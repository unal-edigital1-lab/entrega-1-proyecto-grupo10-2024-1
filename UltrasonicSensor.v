==> flow/design.v <==
module UltrasonicSensor(
    input clk,
    output reg trigger,
    input echo,
    output reg object_detected
);
    reg [31:0] counter = 0;  
    reg [31:0] pulse_width = 0;  
    reg echo_start = 0, echo_end = 0;
    reg [19:0] trig_counter = 0;  
    reg trig_state = 0;  
    parameter integer clk_freq = 50000000;
    parameter integer pulse_duration = clk_freq / 100000;
    parameter integer max_distance_cm = 20;
    parameter integer time_threshold = (max_distance_cm * clk_freq * 2) / 34000;
    always @(posedge clk) begin
        if (trig_state == 0) begin
            trigger <= 0;
            trig_counter <= trig_counter + 1;
            if (trig_counter == pulse_duration) begin
                trigger <= 1;
                trig_state <= 1;
                trig_counter <= 0;
            end
        end else begin
            trigger <= 0;
            trig_state <= 0;
        end
    end
    always @(posedge clk) begin
        if (echo == 1 && echo_start == 0) begin
            echo_start <= 1;
            counter <= 0;
        end else if (echo == 0 && echo_start == 1) begin
            echo_end <= 1;
            pulse_width <= counter;
            echo_start <= 0;
        end else if (echo_start == 1) begin
            counter <= counter + 1;
        end
    end
    always @(pulse_width) begin
        if (pulse_width <= time_threshold)
            object_detected <= 1;
        else
            object_detected <= 0;
    end
endmodule
Step by step through the tools: UltrasonicSensor. The steps from the RTL of UltrasonicSensor to its reports follow in flow order. Lines are those of the file above, counted from 1. Library cell names are shortened. A cell with n/a has no value.

Top module: UltrasonicSensor. Clock: clk. Cell library: sky130hd. Timing corner: tt_025C_1v80.

Elaborated design. Counts by Yosys on the flattened word-level netlist (proc, flatten, opt, wreduce; memories kept). Register bits leave out memories and registers merged into their read ports (data or address); mux counts leave out enables and synchronous resets folded into registers. Print and check cells are left out.

For $lt $le $gt $ge the number is 1. The figure for bitwise gates (word level) is 4. Reductions and logical operators: 4. Multiplexer cells: 3. Add/subtract/negate cells: 2. For equality and inequality tests the number is 1.

Operators by type and width (count): 32-bit by 1-bit adder with 32-bit output (second input constant) (1); 32-bit by 16-bit <= comparator with 1-bit output (second input constant) (1); 20-bit by 1-bit adder with 20-bit output (second input constant) (1); 20-bit by 9-bit equality test with 1-bit output (second input constant) (1); 1-bit inverter (4); 2-bit AND reduction (2); 1-bit 2-to-1 mux (3); 1-bit logical AND (2).

The entry for bits in registers reads 87.

Logic depth. Depth = most cells in a row (Yosys ltp): at word level without a register or memory, in the mapped netlist without a sequential cell, where the memories' decode and read muxes count.

For word-level depth the number is 4. The figure for ABC_AREA is 0. The entry for mapped depth reads 7. Gate-level depth less buffers: 6.

Mapped cells and area. Source: synth_stat.txt of the flow (Yosys; design flattened, memories mapped). It holds for the ABC_AREA given above (unset counts as 0); a run with the other value may have another netlist. Totals and module areas in this step are rounded.

Cell types: edfxtp_1 (count 49, total area 1.47E+03 um^2); dfxtp_1 (count 35, total area 700.672 um^2); xnor2_1 (count 31, total area 271.51 um^2); nor2_1 (count 39, total area 146.39 um^2); nand3_1 (count 20, total area 100.096 um^2); nand2_1 (count 23, total area 86.333 um^2); nand4_1 (count 12, total area 75.072 um^2); nor4_1 (count 10, total area 62.56 um^2); xor2_1 (count 7, total area 61.309 um^2); and4_1 (count 6, total area 52.55 um^2); nor4_2 (count 4, total area 50.048 um^2); mux2i_1 (count 4, total area 40.038 um^2); ha_1 (count 3, total area 37.536 um^2); inv_1 (count 10, total area 37.536 um^2); o21ai_0 (count 7, total area 35.034 um^2); nor3_1 (count 6, total area 30.029 um^2); a21oi_1 (count 5, total area 25.024 um^2); or3_1 (count 4, total area 25.024 um^2).

Not listed: further types 24, cells in them 35.

For mapped flip-flops the number is 84. For chip area (Yosys) the number is 3560 um^2. Buffer cells: 9. For mapped cells the number is 310.

Path before layout. OpenSTA on the mapped netlist: ideal clock, no wires. The path of least setup slack (recovery checks aside). Input and output delay are each 20% of the period. Register names are those of the netlist, which keeps one name where synthesis merged equal registers.

Path kind: input-to-reg. From: input echo. To: register pulse_width[10]. Under required time stands 2.175 ns. For library setup time the number is 0.415 ns. For setup slack the number is 0.255 ns. Data arrival time: 1.920 ns. The figure for path delay is 1.817 ns. Clock period: 2.59 ns. The figure for driving pins on the path is 2. Buffers on the path: 1. For synthesis period reached the number is 2.335 ns.

"path delay" is the arrival time less input delay plus setup time. "driving pins on the path": output pins that drive a net of the path, with the launching flip-flop's if there is one; two outputs of one cell count as two. "synthesis period reached" = period - worst setup slack (recovery checks aside). The figure is calculated, with input and output delays left at 20% of the set period. The rows between start and end are the longest chain of elaborated cells between them; the timing report does not say that the signal goes this way. Where chains are equally long, one stands for them. A line is the first line of the expression or statement that the cell stems from. Yosys adds cells for indexed reads and writes and turns some case tables into memories.

Cell sequence: buf_4 > nor2_1. Under length of the longest elaborated chain stands 3. Elaborated cells between the ends (all ways): 5. For RTL lines with such cells the number is 2. Classes of those cells: logic: 2; reduce/logical: 3.

Ends and longest elaborated chain, after synthesis: from (decl) (RTL line 4) `input echo,`; 1-bit logical AND (RTL line 31) `if (echo == 1 && echo_start == 0) begin`; 1-bit inverter; 2-bit AND reduction; to (assign) (RTL line 36) `pulse_width <= counter;`; to (decl) (RTL line 8) `reg [31:0] pulse_width = 0;`.

Timing after layout. From the final timing report of flow run 1: the path of least setup slack in the routed layout; clock arrival at registers is part of the times.

Path kind: reg-to-output. From: register pulse_width[4]. To: output object_detected. Clock period: 2.37 ns. The figure for output delay is 0.47 ns. The figure for driving pins on the path is 6. Under required time stands 1.90 ns. Data arrival time: 1.77 ns. For setup slack the number is 0.13 ns. Buffers on the path: 1.

The rows between start and end are the longest chain of elaborated cells between them; the timing report does not say that the signal goes this way. Where chains are equally long, one stands for them.

Cell sequence: edfxtp_1 > or3_1 > a41o_1 > a211o_1 > a41oi_2 > buf_2. Under length of the longest elaborated chain stands 2. Elaborated cells between the ends (all ways): 2. For RTL lines with such cells the number is 1. Classes of those cells: compare: 1; mux: 1.

Ends and longest elaborated chain, after layout: from (decl) (RTL line 8) `reg [31:0] pulse_width = 0;`; from (assign) (RTL line 36) `pulse_width <= counter;`; 32-bit by 16-bit <= comparator with 1-bit output (RTL line 43) `if (pulse_width <= time_threshold)`; 1-bit 2-to-1 mux (RTL line 43); to (decl) (RTL line 5) `output reg object_detected`.

Wiki page: UltrasonicSensor / flow data

Module UltrasonicSensor, platform sky130hd: 2 stored runs of the flow (Yosys, OpenROAD) with differing settings, in no particular order. Input and output delays are each 20% of the period that was set; the output load is 0.01 pF. By "achieved clock period" is meant the clock period of the run minus its worst setup slack. This is arithmetic on one report: input and output delays are still those of the set period (20% each). By "allowed time less slack (worst setup path)" is meant the share of the clock period that the worst setup path is allowed (20% is reserved at inputs, 20% at outputs), minus its slack. Clock arrival times at its registers enter into it. "total power of the final layout" is the tool's figure for a default switching activity; nothing was simulated. Results are given in rounded form.

Flow run 1 has these settings: period_ns 2.37; CORE_UTILIZATION 32; SETUP_SLACK_MARGIN 0.43; PLACE_DENSITY_LB_ADDON 0.26; CORE_ASPECT_RATIO 1.35; CELL_PAD_IN_SITES_GLOBAL_PLACEMENT 2; ABC_AREA 0; GPL_ROUTABILITY_DRIVEN 1; SLEW_MARGIN 0; MIN_ROUTING_LAYER met2; CAP_MARGIN 20; CORE_MARGIN 2. The synthesis area stands at 3560 um^2. The die size reads 12000 um^2. The standard-cell area after routing comes to 4210 um^2. For the utilization after routing the run shows 39.0%. The setup slack of the worst path stands at 0.125 ns. The post-route setup TNS comes to 0.000 ns. The lowest hold slack reads 0.438 ns. The total power of the final layout reads 2910 µW. For the achieved clock period the run shows 2.245 ns. The allowed time less slack (worst setup path) comes to 1.77 ns. Class of the worst setup path: reg-to-output.

Flow run 2 has these settings: period_ns 4.27; CORE_UTILIZATION 23; SETUP_SLACK_MARGIN -0.36; PLACE_DENSITY_LB_ADDON 0.19; CORE_ASPECT_RATIO 1.55; CORE_MARGIN 2; CTS_CLUSTER_DIAMETER 79; SLEW_MARGIN 15; MIN_ROUTING_LAYER met1; CAP_MARGIN 20. The synthesis area stands at 3560 um^2. The die size reads 16500 um^2. The standard-cell area after routing comes to 4110 um^2. For the utilization after routing the run shows 27.1%. The setup slack of the worst path stands at 1.01 ns. The post-route setup TNS comes to 0.000 ns. The lowest hold slack reads 0.430 ns. The total power of the final layout reads 1620 µW. For the achieved clock period the run shows 3.259 ns. The allowed time less slack (worst setup path) comes to 2.40 ns. Class of the worst setup path: reg-to-output.
